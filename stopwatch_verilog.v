==> flow/design.v <==
`timescale 1ns / 1ps
module stopwatch(
	input clock,
	input reset,
	input start, stop,
	output a, b, c, d, e, f, g, dp,
	output [3:0] an
	);
	reg [3:0] reg_d0, reg_d1, reg_d2, reg_d3;
	reg [15:0] ticker;
	wire click;
	reg pb_press;
	initial
		pb_press <= 0;
	always @ (posedge clock)
		begin
			if(start)
				pb_press <= 1;
			else if(stop)
				pb_press <=  0;
		end
	always @ (posedge clock or posedge reset)
		begin
			if(reset)
				ticker <= 0;
			else if(ticker == 49999)
				ticker <= 0;
			else if(pb_press == 1)
				ticker <= ticker + 1;
		end
	assign click = ((ticker == 49999)?1'b1:1'b0);
	always @ (posedge clock or posedge reset)
		begin
			if (reset)
				begin
					reg_d0 <= 0;
					reg_d1 <= 0;
					reg_d2 <= 0;
					reg_d3 <= 0;
				end
			else if (click)
				begin
					if(reg_d0 == 9)
						begin  
							reg_d0 <= 0;
							if (reg_d1 == 9)
								begin  
									reg_d1 <= 0;
									if (reg_d2 == 9)
										begin
											reg_d2 <= 0;
											if(reg_d3 == 9)
												reg_d3 <= 0;
											else
												reg_d3 <= reg_d3 + 1;
										end
									else
										reg_d2 <= reg_d2 + 1;
								end
							else
								reg_d1 <= reg_d1 + 1;
						end
					else
						reg_d0 <= reg_d0 + 1;
				end
		end
	localparam N = 12;
	reg [N-1:0]count;
	always @ (posedge clock or posedge reset)
		begin
			if (reset)
				count <= 0;
			else
				count <= count + 1;
		end
	reg [6:0]sseg;
	reg [3:0]an_temp;
	reg reg_dp;
	always @ (*)
		begin
			case(count[N-1:N-2])
				2'b00 :
					begin
					sseg = reg_d0;
					an_temp = 4'b1110;
					reg_dp = 1'b1;
					end
				2'b01:
					begin
					sseg = reg_d1;
					an_temp = 4'b1101;
					reg_dp = 1'b1;
					end
				2'b10:
					begin
					sseg = reg_d2;
					an_temp = 4'b1011;
					reg_dp = 1'b1;
					end
				2'b11:
					begin
					sseg = reg_d3;
					an_temp = 4'b0111;
					reg_dp = 1'b0;
					end
			endcase
		end
	assign an = an_temp;
	reg [6:0] sseg_temp;
	always @ (*)
		begin
			case(sseg)
				0 : sseg_temp = 7'b1000000;
				1 : sseg_temp = 7'b1111001;
				2 : sseg_temp = 7'b0100100;
				3 : sseg_temp = 7'b0110000;
				4 : sseg_temp = 7'b0011001;
				5 : sseg_temp = 7'b0010010;
				6 : sseg_temp = 7'b0000010;
				7 : sseg_temp = 7'b1111000;
				8 : sseg_temp = 7'b0000000;
				9 : sseg_temp = 7'b0010000;
				default : sseg_temp = 7'b0111111;
			endcase
		end
	assign {g, f, e, d, c, b, a} = sseg_temp;
	assign dp = reg_dp;
endmodule
======== Step by step through the tools: stopwatch ========
What the tools print for stopwatch, step after step.
Lines are those of the file above, counted from 1.
Not given: --
set-up
  top module .............................. stopwatch
  clock port .............................. clock
  library ................................. sky130hd
  corner .................................. tt_025C_1v80

======== After elaboration ========
Source: Yosys, flattened and elaborated, memories not mapped. Widths are those after wreduce. Registers that Yosys merges into a memory's read port (data or address) are not register bits. Print and check cells do not count. Equal cells are merged and count once.
Yosys's memory passes give these memory sizes; they may raise the number of words (mostly to a power of two), join words into wider ones and drop unused or constant bits.
cells by class
  equality and inequality tests ........... 8
  multiplexer cells ....................... 11
  add/subtract/negate cells ............... 6
  reduce/logical cells .................... 7
operators with widths
  kind                                          number
  2-to-1 mux 16 bit                             2
  parallel mux 7 bit (select 4 bit)             1
  adder 16 x 1 -> 16 bit with constant B        1
  equality test 16 bit with constant B          1
  adder 4 x 1 -> 4 bit with constant B          4
  equality test 4 bit with constant B           4
  parallel mux 4 bit (select 4 bit)             1
  2-to-1 mux 4 bit                              4
  adder 12 x 1 -> 12 bit with constant B        1
  2-to-1 mux 7 bit                              1
  equality test 2 bit with constant B           2
  AND reduction 4 bit                           1
  logical NOT 3 bit                             1
  AND reduction 3 bit                           1
  OR reduction 3 bit                            1
  equality test 2 x 1 -> 1 bit with constant B  1
  logical NOT 2 bit                             1
  AND reduction 2 bit                           1
  nonzero test 2 bit                            1
  parallel mux 1 bit (select 2 bit)             1
  2-to-1 mux 1 bit                              1
word-level totals
  elaborated cells ........................ 40
  memory cells ............................ 1
  bits in read-only memories .............. 112
  register bits ........................... 45
  output and inout bits ................... 12
memory list
  name             words  width  rd ports  write ports  RTL line  text
  (no name shown)  16     7      1         0            112       case(sseg)

======== Longest topological paths ========
Depth = most cells in a row (Yosys ltp): at word level without a register or memory, in the mapped netlist without a sequential cell, where the memories' decode and read muxes count.
logic depth
  word-level depth ........................ 4
  ABC_AREA ................................ 0
  mapped depth ............................ 6
  depth with buffers taken out ............ 5

======== After synthesis ========
The flow's flattened synthesis, as Yosys stat reports it; memories are mapped. The netlist is that of the ABC_AREA named above (0 if unset); the other value can give another one.
mapped netlist
  sequential part of the area ............. 1121.1 um^2
  standard cells after synthesis .......... 231
  synthesis area .......................... 2424.8 um^2
  buffers ................................. 6
  mapped flip-flops ....................... 45
cells by type
  type                        number
  sky130_fd_sc_hd__dfrtp_1    44
  sky130_fd_sc_hd__xnor2_1    21
  sky130_fd_sc_hd__xor2_1     11
  sky130_fd_sc_hd__mux4_2     4
  sky130_fd_sc_hd__nand2_1    20
  sky130_fd_sc_hd__nand3_1    15
  sky130_fd_sc_hd__nor2_1     20
  sky130_fd_sc_hd__ha_1       5
  sky130_fd_sc_hd__nand2b_1   9
  sky130_fd_sc_hd__nand4_1    9
  sky130_fd_sc_hd__mux2_2     4
  sky130_fd_sc_hd__and3_1     6
  sky130_fd_sc_hd__nand4b_1   4
  sky130_fd_sc_hd__inv_1      9
  sky130_fd_sc_hd__and3b_1    3
  sky130_fd_sc_hd__nor3_1     5
  sky130_fd_sc_hd__a21o_1     3
  sky130_fd_sc_hd__nand4bb_1  2
Not listed: further types 26, cells in them 37.

======== Worst setup path after synthesis ========
OpenSTA on the mapped netlist: ideal clock, no wires. The path of least setup slack (recovery checks aside). Input and output delay are each 20% of the period. Register names are those of the netlist, which keeps one name where synthesis merged equal registers.
path post-synthesis
  path kind ............................... register -> output
  start point ............................. register count[10]
  end point ............................... output d
  arrival ................................. 1.883 ns
  stages .................................. 6
  launch time at the first pin ............ 0.000 ns
  path delay .............................. 1.883 ns
  clock period ............................ 2.88 ns
  output delay ............................ 0.576 ns
  setup slack ............................. 0.421 ns
  period reached after synthesis .......... 2.459 ns
"path delay" is the arrival time less input delay plus setup time.
A path that ends at an output port has no setup time.
"stages" counts driving pins, that of a launching flip-flop among them; a cell with two outputs on the path counts twice.
"period reached after synthesis" is the clock period less the worst setup slack; recovery checks do not enter. This is arithmetic on one report: input and output delays are still those of the set period (20% each).
The rows between start and end are the longest chain of elaborated cells between them; the timing report does not say that the signal goes this way. Where chains are equally long, one stands for them.
A line is the first line of the expression or statement that the cell stems from. Yosys adds cells for indexed reads and writes and turns some case tables into memories.
A memory read counts as a cell of the chain, while the word-level depth stops at memories.
on the way, post-synthesis
  cell sequence ........................... sky130_fd_sc_hd__dfrtp_1 > sky130_fd_sc_hd__clkbuf_1 > sky130_fd_sc_hd__mux4_2 > sky130_fd_sc_hd__nor2_1 > sky130_fd_sc_hd__mux2_2 > sky130_fd_sc_hd__o21ai_1
  cells in the longest elaborated chain ... 4
  elaborated cells between the ends (all ways) .. 8
  RTL lines with such cells ............... 2
  classes of those cells .................. eq/ne: 3; mux: 2; reduce/logical: 2; memory: 1
ends and longest elaborated chain, post-synthesis
  item                               RTL line  text
  start, declared                    68        reg [N-1:0]count;
  start, assigned                    72        count <= 0;
  start, assigned                    74        count <= count + 1;
  equality test 2 bit                81        case(count[N-1:N-2])
  parallel mux 7 bit (select 4 bit)  81
  memory (16 x 7 bit)                112       case(sseg)
  2-to-1 mux 7 bit                   112
  end, declared                      6         output a, b, c, d, e, f, g, dp,

======== Timing after layout ========
Path of least setup slack in the final report of run A (OpenROAD, finished layout, wires in). Where an end is a register, its clock arrival counts in the times.
path post-layout
  path kind ............................... register -> output
  start point ............................. register count[10]
  end point ............................... output d
  arrival ................................. 1.98 ns
  launch time at the first pin ............ 0.28 ns
  output delay ............................ 0.50 ns
  setup slack ............................. 0.01 ns
  clock period ............................ 2.48 ns
  stages .................................. 7
The rows between start and end are the longest chain of elaborated cells between them; the timing report does not say that the signal goes this way. Where chains are equally long, one stands for them.
A memory read counts as a cell of the chain, while the word-level depth stops at memories.
on the way, post-layout
  cell sequence ........................... sky130_fd_sc_hd__dfrtp_2 > sky130_fd_sc_hd__mux4_2 > sky130_fd_sc_hd__buf_6 > sky130_fd_sc_hd__nor2_4 > sky130_fd_sc_hd__mux2_4 > sky130_fd_sc_hd__o21ai_2 > sky130_fd_sc_hd__buf_2
  cells in the longest elaborated chain ... 4
  elaborated cells between the ends (all ways) .. 8
  RTL lines with such cells ............... 2
  classes of those cells .................. eq/ne: 3; mux: 2; reduce/logical: 2; memory: 1
ends and longest elaborated chain, post-layout
  item                               RTL line  text
  start, declared                    68        reg [N-1:0]count;
  start, assigned                    72        count <= 0;
  start, assigned                    74        count <= count + 1;
  equality test 2 bit                81        case(count[N-1:N-2])
  parallel mux 7 bit (select 4 bit)  81
  memory (16 x 7 bit)                112       case(sseg)
  2-to-1 mux 7 bit                   112
  end, declared                      6         output a, b, c, d, e, f, g, dp,

==> results <==
Flow measurements of stopwatch on sky130hd: 2 stored runs with different settings, listed in no order. Input and output delays are each 20% of the period that was set; the output load is 0.01 pF.
"period achieved" is the run's clock period less its worst setup slack. It is reckoned from that one timing run; input and output delays stay at 20% of the period that was set.
"critical setup path time": the worst setup path's part of the clock period (all of it between registers, 20% less for each end at a port) less its slack. A launch clock that arrives late makes it longer, a capture clock that arrives late makes it shorter.
"total power after layout": no workload was simulated; the value follows from the tool's default switching activity.

======== run A ========
==> flow/run.sh <==
#!/bin/bash
# the make line also repeats the synthesis and layout settings of config.mk as NAME=value (left out here)
make -C /OpenROAD-flow-scripts/flow DESIGN_CONFIG=/design/flow/config.mk WORK_HOME=/design/flow/orfs CLKGATE_MAP_FILE= finish
==> flow/config.mk <==
export PLATFORM = sky130hd
export DESIGN_NAME = stopwatch
export DESIGN_NICKNAME = stopwatch
export VERILOG_FILES = /design/flow/design.v
export SDC_FILE = /design/flow/constraint.sdc
export NUM_CORES = 4
export LEC_CHECK = 0
export CAP_MARGIN = 20
export CELL_PAD_IN_SITES_DETAIL_PLACEMENT = 0
export CELL_PAD_IN_SITES_GLOBAL_PLACEMENT = 3
export CORE_ASPECT_RATIO = 0.89
export CORE_MARGIN = 9
export CORE_UTILIZATION = 21
export MIN_ROUTING_LAYER = met1
export PLACE_DENSITY_LB_ADDON = 0.15
export SETUP_SLACK_MARGIN = 0.32
export SLEW_MARGIN = 20
==> flow/constraint.sdc <==
create_clock -name core_clock -period 2.48 [get_ports {clock}]
set_input_delay 0.4960 -clock core_clock [delete_from_list [all_inputs] [get_ports {clock}]]
set_output_delay 0.4960 -clock core_clock [all_outputs]
set_load 0.01 [all_outputs]

-------- measured, run A --------
  total power after layout ................ 1774 uW
  worst hold slack ........................ 0.459 ns
  lowest setup slack ...................... 0.006 ns
  period achieved ......................... 2.474 ns
  critical setup path time ................ 1.98 ns
  worst setup path type ................... register -> output
  summed negative setup slack ............. 0.000 ns
  post-synthesis cell area ................ 2424.8 um^2
  standard-cell area of the final layout .. 3188.1 um^2
  utilization after layout ................ 28.7%
  die footprint ........................... 15746.2 um^2

======== run B ========
==> flow/run.sh <==
#!/bin/bash
# the make line also repeats the synthesis and layout settings of config.mk as NAME=value (left out here)
make -C /OpenROAD-flow-scripts/flow DESIGN_CONFIG=/design/flow/config.mk WORK_HOME=/design/flow/orfs CLKGATE_MAP_FILE= finish
==> flow/config.mk <==
export PLATFORM = sky130hd
export DESIGN_NAME = stopwatch
export DESIGN_NICKNAME = stopwatch
export VERILOG_FILES = /design/flow/design.v
export SDC_FILE = /design/flow/constraint.sdc
export NUM_CORES = 4
export LEC_CHECK = 0
export ABC_AREA = 1
export CAP_MARGIN = 20
export CELL_PAD_IN_SITES_DETAIL_PLACEMENT = 2
export CORE_ASPECT_RATIO = 0.73
export CORE_MARGIN = 2
export CORE_UTILIZATION = 52
export GPL_ROUTABILITY_DRIVEN = 0
export MAX_ROUTING_LAYER = met4
export PLACE_DENSITY_LB_ADDON = 0.16
export SLEW_MARGIN = 20
==> flow/constraint.sdc <==
create_clock -name core_clock -period 2.94 [get_ports {clock}]
set_input_delay 0.5880 -clock core_clock [delete_from_list [all_inputs] [get_ports {clock}]]
set_output_delay 0.5880 -clock core_clock [all_outputs]
set_load 0.01 [all_outputs]

-------- run B --------
  unfinished; error DPL-0033 in placement
